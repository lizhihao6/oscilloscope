==> flow/design.v <==
`timescale 10 ns/1 ns
module bin2dec_duty
(
  input clk_50M, 
  input rst, 
  input [6:0]duty_bin,  
  output reg [7:0] duty_number
);
reg[18:0] temp_duty_bin;
always @ (posedge clk_50M or negedge rst)  begin
    if(!rst) begin
        temp_duty_bin = 0;
        duty_number = 0;
    end
    else if(duty_bin!=0) begin
        temp_duty_bin = 0;
        temp_duty_bin[6:0] = duty_bin;
        repeat(7) begin
            if(temp_duty_bin[10:7]>4)
                temp_duty_bin[10:7] = temp_duty_bin[10:7] + 2'b11;
            if(temp_duty_bin[14:11]>4)
                temp_duty_bin[14:11] = temp_duty_bin[14:11] + 2'b11;
            if(temp_duty_bin[18:15]>4)
                temp_duty_bin[18:15] = temp_duty_bin[18:15] + 2'b11;
            temp_duty_bin = temp_duty_bin<<1;   
        end
        duty_number = temp_duty_bin[14:7];
    end
    else begin
        duty_number = 0;
    end
end
endmodule
* Step by step through the tools: bin2dec_duty
Tool output for the design above, in the order of the flow.
Line numbers count from 1 in the design file above.
Cell names lack the library's common part.
A cell with - has no value.
- Top module :: bin2dec_duty
- Clock :: clk_50M
- Cell library :: sky130hd
- Corner :: tt_025C_1v80

* Elaborated design
Counts by Yosys on the flattened word-level netlist (proc, flatten, opt, wreduce; memories kept). Register bits leave out memories and registers merged into their read ports (data or address); mux counts leave out enables and synchronous resets folded into registers. Print and check cells are left out. Cells with the same type and inputs are merged into one.
- Multiplexer cells :: 24
- Add/subtract/negate cells :: 12
- $lt $le $gt $ge :: 12
- Reduce/logical cells :: 1
** Operators with widths (count)
- greater-than comparator 4 x 3 -> 1 bit with constant B :: 12
- 2-to-1 mux 4 bit :: 12
- 2-to-1 mux 3 bit :: 11
- adder 4 x 2 -> 4 bit with constant B :: 6
- adder 3 x 2 -> 3 bit with constant B :: 6
- 2-to-1 mux 8 bit :: 1
- nonzero test 7 bit :: 1
- Register bits :: 8
- Output and inout bits :: 8

* Longest topological paths
Depth = most cells in a row (Yosys ltp): at word level without a register or memory, in the mapped netlist without a sequential cell, where the memories' decode and read muxes count.
- Depth after elaboration :: 20
- ABC_AREA :: 0
- Mapped depth :: 16

* Netlist
The flow's flattened synthesis, as Yosys stat reports it; memories are mapped. The netlist is that of the ABC_AREA named above (0 if unset); the other value can give another one.
The area totals of this step are shown rounded.
** Cell types
- dfrtp_1 :: count 8, total area 200.192 um^2
- ha_1 :: count 5, total area 62.56 um^2
- buf_4 :: count 5, total area 37.536 um^2
- nor2_1 :: count 8, total area 30.029 um^2
- o21ai_0 :: count 6, total area 30.029 um^2
- a2bb2oi_1 :: count 3, total area 26.275 um^2
- nand2_1 :: count 7, total area 26.275 um^2
- a21oi_1 :: count 4, total area 20.019 um^2
- o211a_1 :: count 2, total area 20.019 um^2
- inv_1 :: count 5, total area 18.768 um^2
- nor2b_1 :: count 3, total area 18.768 um^2
- a211o_1 :: count 2, total area 17.517 um^2
- and3b_1 :: count 2, total area 17.517 um^2
- nand4b_1 :: count 2, total area 17.517 um^2
- o32ai_1 :: count 2, total area 17.517 um^2
- o41ai_2 :: count 1, total area 16.266 um^2
- xnor2_2 :: count 1, total area 16.266 um^2
- a221oi_2 :: count 1, total area 15.014 um^2
Other cell types: 33; their cells: 41.
- Synthesis area :: 0.0009171 mm^2
- Standard cells after synthesis :: 108
- Buffers :: 11
- Sequential area :: 0.0002002 mm^2
- Flip-flops :: 8

* Timing after synthesis
Source: OpenSTA report_checks on the synthesized netlist (no wires, ideal clock, input and output delay 20% of the period each), path of least setup slack; recovery checks are left aside. Register names are those of the netlist, which keeps one name where synthesis merged equal registers.
- Kind :: input-to-reg
- Start point :: in duty_bin[5]
- End point :: reg duty_number[1]
- Period :: 4.55 ns
- Library setup time :: 0.125 ns
- Input delay :: 0.910 ns
- Data required time :: 4.425 ns
- Setup slack :: 0.710 ns
- Launch time at the first pin :: 0.910 ns
- Driving pins on the path :: 16
- Path delay :: 2.930 ns
- Arrival :: 3.715 ns
- Synthesis period reached :: 3.84 ns
"path delay" = arrival - input delay + setup time.
"driving pins on the path" counts driving pins, that of a launching flip-flop among them; a cell with two outputs on the path counts twice.
"synthesis period reached" = period - worst setup slack (recovery checks aside). The figure is calculated, with input and output delays left at 20% of the set period.
The rows between start and end are the longest chain of elaborated cells between them; the timing report does not say that the signal goes this way. Where chains are equally long, one stands for them.
Each line given opens the expression or statement behind the cell; cells for indexed reads and writes are added by Yosys, which also makes memories of some case tables.
At most two assigning lines are given for a register; there are more.
- Path through :: buf_4 -> inv_2 -> ha_1 -> buf_2 -> and3b_1 -> o31ai_1 -> a221o_2 -> buf_4 -> a21oi_1 -> nor2_1 -> a31oi_1 -> ha_1 -> nor2b_1 -> a32o_1 -> a211o_1 -> mux2_4
- Cells in the longest elaborated chain :: 20
- Elaborated cells between the ends (all ways) :: 25
- Source lines of those cells :: 3
- Those cells by class :: 5 x add/sub; 6 x compare; 13 x mux; 1 x reduce/logical
** RTL lines, path after synthesis
- from (decl) :: line 6 : input [6:0]duty_bin,
- nonzero test 7 bit :: line 15 : else if(duty_bin!=0) begin
- 2-to-1 mux 4 bit :: line 15
- greater-than comparator 4 x 3 -> 1 bit :: line 19 : if(temp_duty_bin[10:7]>4)
- 2-to-1 mux 4 bit :: line 19
- 2-to-1 mux 4 bit :: line 15
- greater-than comparator 4 x 3 -> 1 bit :: line 19
- 2-to-1 mux 4 bit :: line 19
- [6 not listed]
- 2-to-1 mux 4 bit :: line 15
- greater-than comparator 4 x 3 -> 1 bit :: line 19
- 2-to-1 mux 4 bit :: line 19
- 2-to-1 mux 4 bit :: line 15
- greater-than comparator 4 x 3 -> 1 bit :: line 19
- 2-to-1 mux 4 bit :: line 19
- 2-to-1 mux 8 bit :: line 15
- to (assign) :: line 13 : duty_number = 0;
- to (assign) :: line 27 : duty_number = temp_duty_bin[14:7];
- to (decl) :: line 7 : output reg [7:0] duty_number

* Timing after layout
From the final timing report of record 1: the path of least setup slack in the routed layout; clock arrival at registers is part of the times.
- Kind :: input-to-reg
- Start point :: in duty_bin[4]
- End point :: reg duty_number[1]
- Driving pins on the path :: 14
- Launch time at the first pin :: 0.93 ns
- Input delay :: 0.93 ns
- Setup slack :: 0.46 ns
- Period :: 4.65 ns
- Library setup time :: 0.12 ns
- Arrival :: 4.33 ns
- Data required time :: 4.78 ns
The rows between start and end are the longest chain of elaborated cells between them; the timing report does not say that the signal goes this way. Where chains are equally long, one stands for them.
At most two assigning lines are given for a register; there are more.
- Path through :: clkdlybuf4s50_1 -> inv_1 -> ha_1 -> and3b_1 -> o31ai_1 -> a221o_2 -> a21oi_1 -> nor2_1 -> a31oi_1 -> ha_1 -> inv_1 -> o211a_1 -> a211o_1 -> mux2_4
- Cells in the longest elaborated chain :: 20
- Elaborated cells between the ends (all ways) :: 25
- Source lines of those cells :: 3
- Those cells by class :: 5 x add/sub; 6 x compare; 13 x mux; 1 x reduce/logical
** RTL lines, path post-layout
- from (decl) :: line 6 : input [6:0]duty_bin,
- nonzero test 7 bit :: line 15 : else if(duty_bin!=0) begin
- 2-to-1 mux 4 bit :: line 15
- greater-than comparator 4 x 3 -> 1 bit :: line 19 : if(temp_duty_bin[10:7]>4)
- 2-to-1 mux 4 bit :: line 19
- 2-to-1 mux 4 bit :: line 15
- greater-than comparator 4 x 3 -> 1 bit :: line 19
- 2-to-1 mux 4 bit :: line 19
- [6 not listed]
- 2-to-1 mux 4 bit :: line 15
- greater-than comparator 4 x 3 -> 1 bit :: line 19
- 2-to-1 mux 4 bit :: line 19
- 2-to-1 mux 4 bit :: line 15
- greater-than comparator 4 x 3 -> 1 bit :: line 19
- 2-to-1 mux 4 bit :: line 19
- 2-to-1 mux 8 bit :: line 15
- to (assign) :: line 13 : duty_number = 0;
- to (assign) :: line 27 : duty_number = temp_duty_bin[14:7];
- to (decl) :: line 7 : output reg [7:0] duty_number

Wiki page: bin2dec_duty / flow data

2 stored runs of bin2dec_duty in the flow (synthesis by Yosys, layout by OpenROAD, sky130hd cells), in arbitrary order. Constraints: input delay and output delay 20% of the set period each, output load 0.01 pF.
"critical path time" is the time allowed to the run's worst setup path (the clock period less input and output delay, where it has them) less its slack. Clock arrival times count: a late capture clock shortens it, a late launch clock lengthens it.
"power consumption" is the tool's figure for a default switching activity; nothing was simulated.
The results are shown rounded.

** Record 1
- Settings :: period_ns=4.65; CORE_UTILIZATION=71; SETUP_SLACK_MARGIN=-0.45; PLACE_DENSITY=0.59; CORE_MARGIN=8; GPL_ROUTABILITY_DRIVEN=0; CTS_CLUSTER_SIZE=14; CAP_MARGIN=0; SLEW_MARGIN=5; MIN_ROUTING_LAYER=met1
- Standard-cell area after routing :: 0.001092 mm^2
- Power consumption :: 0.2841 mW
- Area inside the die boundary :: 0.002698 mm^2
- Critical path time :: 3.26 ns
- Type of the worst setup path :: input-to-reg
- Total negative slack on setup checks :: 0.000 ns
- Cell area after synthesis :: 0.0009171 mm^2
- Lowest setup slack :: 0.460 ns

** Record 2
- Settings :: period_ns=3.3; CORE_UTILIZATION=70; PLACE_DENSITY_LB_ADDON=0.15; CORE_ASPECT_RATIO=0.8; CTS_CLUSTER_SIZE=70; SLEW_MARGIN=25; CAP_MARGIN=20; CORE_MARGIN=2
- Outcome :: no final report: placement broke off with FLW-0024
